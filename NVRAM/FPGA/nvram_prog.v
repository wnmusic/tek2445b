==> flow/design.v <==
module nvram_prog(rst_n, 
                  spi_clk_i, 
                  spi_ncs_i, 
                  spi_mosi, 
                  spi_miso,
                  addr,
                  data,
                  nce,
                  noe,
                  nwe,
                  led,
                  );
   input                        rst_n;
   input                        spi_clk_i;
   input                        spi_ncs_i;
   input                        spi_mosi;
   output reg                   spi_miso;
   output reg [12:0]            addr;
   inout [7:0]                  data;
   output reg                   nce;
   output reg                   noe;
   output reg                   nwe;
   output [2:0]                 led;
   reg [4:0]                     spi_counter;
   reg [2:0]                     rd_counter;
   reg                           spi_rdn_wr;
   reg [15:0]                    sub_addr;
   reg [7:0]                     data_o;
   reg [7:0]                     data_i;
   assign data = noe ? data_o : 8'hzz;
   assign led[0] = spi_mosi;
   assign led[1] = spi_ncs_i;
   assign led[2] = spi_clk_i;
   always @ (posedge spi_clk_i, posedge spi_ncs_i) begin
      if(spi_ncs_i) 
        spi_counter <= 0;
      else
        spi_counter <= spi_counter + 1'b1;
   end
   always @ (posedge spi_clk_i, negedge rst_n)
     if(~rst_n)
       spi_rdn_wr <= 1'b0;
     else if (spi_counter == 0)
       spi_rdn_wr <= spi_mosi;
   always @ (posedge spi_clk_i, posedge spi_ncs_i)
     if (spi_ncs_i)
       sub_addr <= 16'h00;
     else if (spi_counter < 16)
       begin
          sub_addr[15:1] <= sub_addr[14:0];
          sub_addr[0] <= spi_mosi;
       end
   always @ (posedge spi_clk_i)
     if (spi_counter >= 16 && spi_counter < 24)
       begin
          data_o[7:1] <= data_o[6:0];
          data_o[0] <= spi_mosi;
       end
   always @ (negedge spi_clk_i, posedge spi_ncs_i) begin
      if(spi_ncs_i) 
        rd_counter <= 0;
      else
        rd_counter <= rd_counter + 1'b1;
   end
   always @ (*)
     spi_miso =  data_i[7 - rd_counter[2:0]];
   always @ (posedge spi_clk_i, negedge rst_n)
     if (~rst_n)
       addr <= 13'h1FFF;
     else if (spi_counter == 16)
       addr <= sub_addr[12:0];
   reg[1:0] state;
   reg [1:0] next_state;
   parameter S_IDLE = 0, S_WR=1, S_RD=2;
   always @ (posedge spi_clk_i, negedge rst_n)
     if (~rst_n)
       state <= S_IDLE;
     else 
       state <=  next_state;
   always @ (*)
     case (state)
       S_IDLE: 
          if (~spi_rdn_wr & spi_counter == 17)
            next_state = S_RD;
          else if (spi_rdn_wr & spi_counter == 25)
            next_state = S_WR;
          else
            next_state = S_IDLE;
       S_RD:
         next_state = S_IDLE;
       S_WR:
         next_state = S_IDLE;
       default:
         next_state = S_IDLE;
     endcase  
   always @ (*)
     if (state == S_IDLE) begin
        noe = 1'b1;
        nce = 1'b1;
        nwe = 1'b1;
     end
     else if (state == S_RD) begin
        noe = 1'b0;
        nce = 1'b0;
        nwe = 1'b1;
     end
     else if (state == S_WR) begin
        noe = 1'b1;
        nce = 1'b0;
        nwe = 1'b0;
     end
     else begin
        noe = 1'b1;
        nce = 1'b1;
        nwe = 1'b1;
     end
   always @ (posedge spi_clk_i)
     if (state == S_RD)
       data_i <= data;
endmodule
* Tool chain data of nvram_prog *
What the tools print for nvram_prog, step after step.
Lines are those of the file above, counted from 1.
Operators: Yosys type, input widths -> output width; for muxes data width and select width s.
Cell names lack the library's common part.
Not given: --

set-up
  design top = nvram_prog
  clock port = spi_clk_i
  standard-cell library = sky130hd
  corner = tt_025C_1v80

* After elaboration *
Yosys after proc, flatten, opt, wreduce and memory -nomap, before mapping. Enables and synchronous resets that opt folds into registers are not counted as muxes. Memory bits, and registers merged into a memory's read port (data or address), are not among the register bits. Print and check cells are not counted. Equal cells are merged and count once.

storage and ports
  flip-flop bits (word level) = 53
  bits in latches = 0
  RAM bits = 0
  ROM bits = 0
  clocked read ports x word width = 0
  memory cells = 0
  input bits = 4
  output and inout bits = 28
  elaborated cells = 39

operators by class
  add/subtract/negate cells = 3
  $mul = 0
  divide/modulo/power cells = 0
  order comparisons = 3
  eq/ne operators = 5
  shift-type cells = 1
  mux-type cells = 11
  bitwise logic cells = 3
  reduce/logical cells = 3

operators with widths
  operator             number
  $eq 5x5->1 const B   3
  $lt 5x5->1 const B   2
  $shiftx 8x4->1       1
  $mux 8               1
  $mux 1               8
  $add 5x1->5 const B  1
  $ge 5x5->1 const B   1
  $logic_not 5->1      1
  $sub 3x3->4 const A  1
  $mux 2               2
  $add 3x1->3 const B  1
  $and 1x1->1          2
  $eq 2x1->1 const B   1
  $eq 2x2->1 const B   1
  $logic_not 2->1      1
  $logic_and 1x1->1    1
  $not 1->1            1

* Depth *
Depth = most cells in a row (Yosys ltp): at word level without a register or memory, in the mapped netlist without a sequential cell, where the memories' decode and read muxes count.

depth
  depth after elaboration = 5
  ABC_AREA = 0
  gate-level depth with buffers = 5
  gate-level depth less buffers = 4

* Synthesis result *
Yosys stat after the flow's synthesis: flattened, memories mapped to cells. It holds for the ABC_AREA given above (unset counts as 0); a run with the other value may have another netlist.
The area totals of this step are shown rounded.

synthesis totals
  cells in the netlist = 119
  mapped area = 2,130 sq um
  sequential part of the area = 1,450 sq um
  mapped flip-flops = 54
  buffer cells = 7

cell types
  type      number  total area (sq um)
  dfrtp_1   21      525.504
  edfxtp_1  16      480.461
  dfstp_2   14      367.853
  mux2_2    18      202.694
  mux2_4    10      150.144
  dfrtn_1   3       75.072
  mux4_1    2       52.55
  ha_1      4       50.048
  xor2_1    3       26.275
  buf_4     3       22.522
  buf_6     2       22.522
  buf_12    1       20.019
  xnor2_1   2       17.517
  and4bb_4  1       16.266
  inv_1     4       15.014
  nand3_1   2       10.01
  and2b_2   1       8.758
  nand4b_1  1       8.758

Not listed: further types 9, cells in them 11.

Ticket comment

Below are 2 stored runs of the flow (Yosys, OpenROAD; platform sky130hd) on nvram_prog, each with its settings and what was measured, unordered. Constraints: input delay and output delay 20% of the set period each, output load 0.01 pF.
"power" is the tool's figure for a default switching activity; nothing was simulated.
The results are shown rounded.

Run 1
==> flow/run.sh <==
#!/bin/bash
# the make line also repeats the synthesis and layout settings of config.mk as NAME=value (left out here)
make -C /OpenROAD-flow-scripts/flow DESIGN_CONFIG=/design/flow/config.mk WORK_HOME=/design/flow/orfs CLKGATE_MAP_FILE= finish
==> flow/config.mk <==
export PLATFORM = sky130hd
export DESIGN_NAME = nvram_prog
export DESIGN_NICKNAME = nvram_prog
export VERILOG_FILES = /design/flow/design.v
export SDC_FILE = /design/flow/constraint.sdc
export NUM_CORES = 4
export LEC_CHECK = 0
export ABC_AREA = 0
export CAP_MARGIN = 20
export CELL_PAD_IN_SITES_GLOBAL_PLACEMENT = 3
export CORE_MARGIN = 5
export CORE_UTILIZATION = 69
export CTS_CLUSTER_SIZE = 18
export GPL_ROUTABILITY_DRIVEN = 0
export PLACE_DENSITY_LB_ADDON = 0.02
export SLEW_MARGIN = 20
export TNS_END_PERCENT = 40
==> flow/constraint.sdc <==
create_clock -name core_clock -period 5.31 [get_ports {spi_clk_i}]
set_input_delay 1.0620 -clock core_clock [delete_from_list [all_inputs] [get_ports {spi_clk_i}]]
set_output_delay 1.0620 -clock core_clock [all_outputs]
set_load 0.01 [all_outputs]

==> results of run 1 <==
did not finish, placement stopped with FLW-0024

Run 2
==> flow/run.sh <==
#!/bin/bash
# the make line also repeats the synthesis and layout settings of config.mk as NAME=value (left out here)
make -C /OpenROAD-flow-scripts/flow DESIGN_CONFIG=/design/flow/config.mk WORK_HOME=/design/flow/orfs CLKGATE_MAP_FILE= finish
==> flow/config.mk <==
export PLATFORM = sky130hd
export DESIGN_NAME = nvram_prog
export DESIGN_NICKNAME = nvram_prog
export VERILOG_FILES = /design/flow/design.v
export SDC_FILE = /design/flow/constraint.sdc
export NUM_CORES = 4
export LEC_CHECK = 0
export ABC_AREA = 1
export CAP_MARGIN = 40
export CORE_ASPECT_RATIO = 1.34
export CORE_MARGIN = 2
export CORE_UTILIZATION = 55
export GPL_ROUTABILITY_DRIVEN = 0
export GPL_TIMING_DRIVEN = 0
export HOLD_SLACK_MARGIN = 0.21
export SETUP_SLACK_MARGIN = 0.71
export SLEW_MARGIN = 20
export TNS_END_PERCENT = 90
==> flow/constraint.sdc <==
create_clock -name core_clock -period 3.41 [get_ports {spi_clk_i}]
set_input_delay 0.6820 -clock core_clock [delete_from_list [all_inputs] [get_ports {spi_clk_i}]]
set_output_delay 0.6820 -clock core_clock [all_outputs]
set_load 0.01 [all_outputs]

==> results of run 2 <==
chip area after synthesis (Yosys): 2,170 sq um
die area: 4,470 sq um
utilization: 70.7 %
worst setup slack after layout: -391 ps
total negative slack: -391 ps
power: 1,300 uW
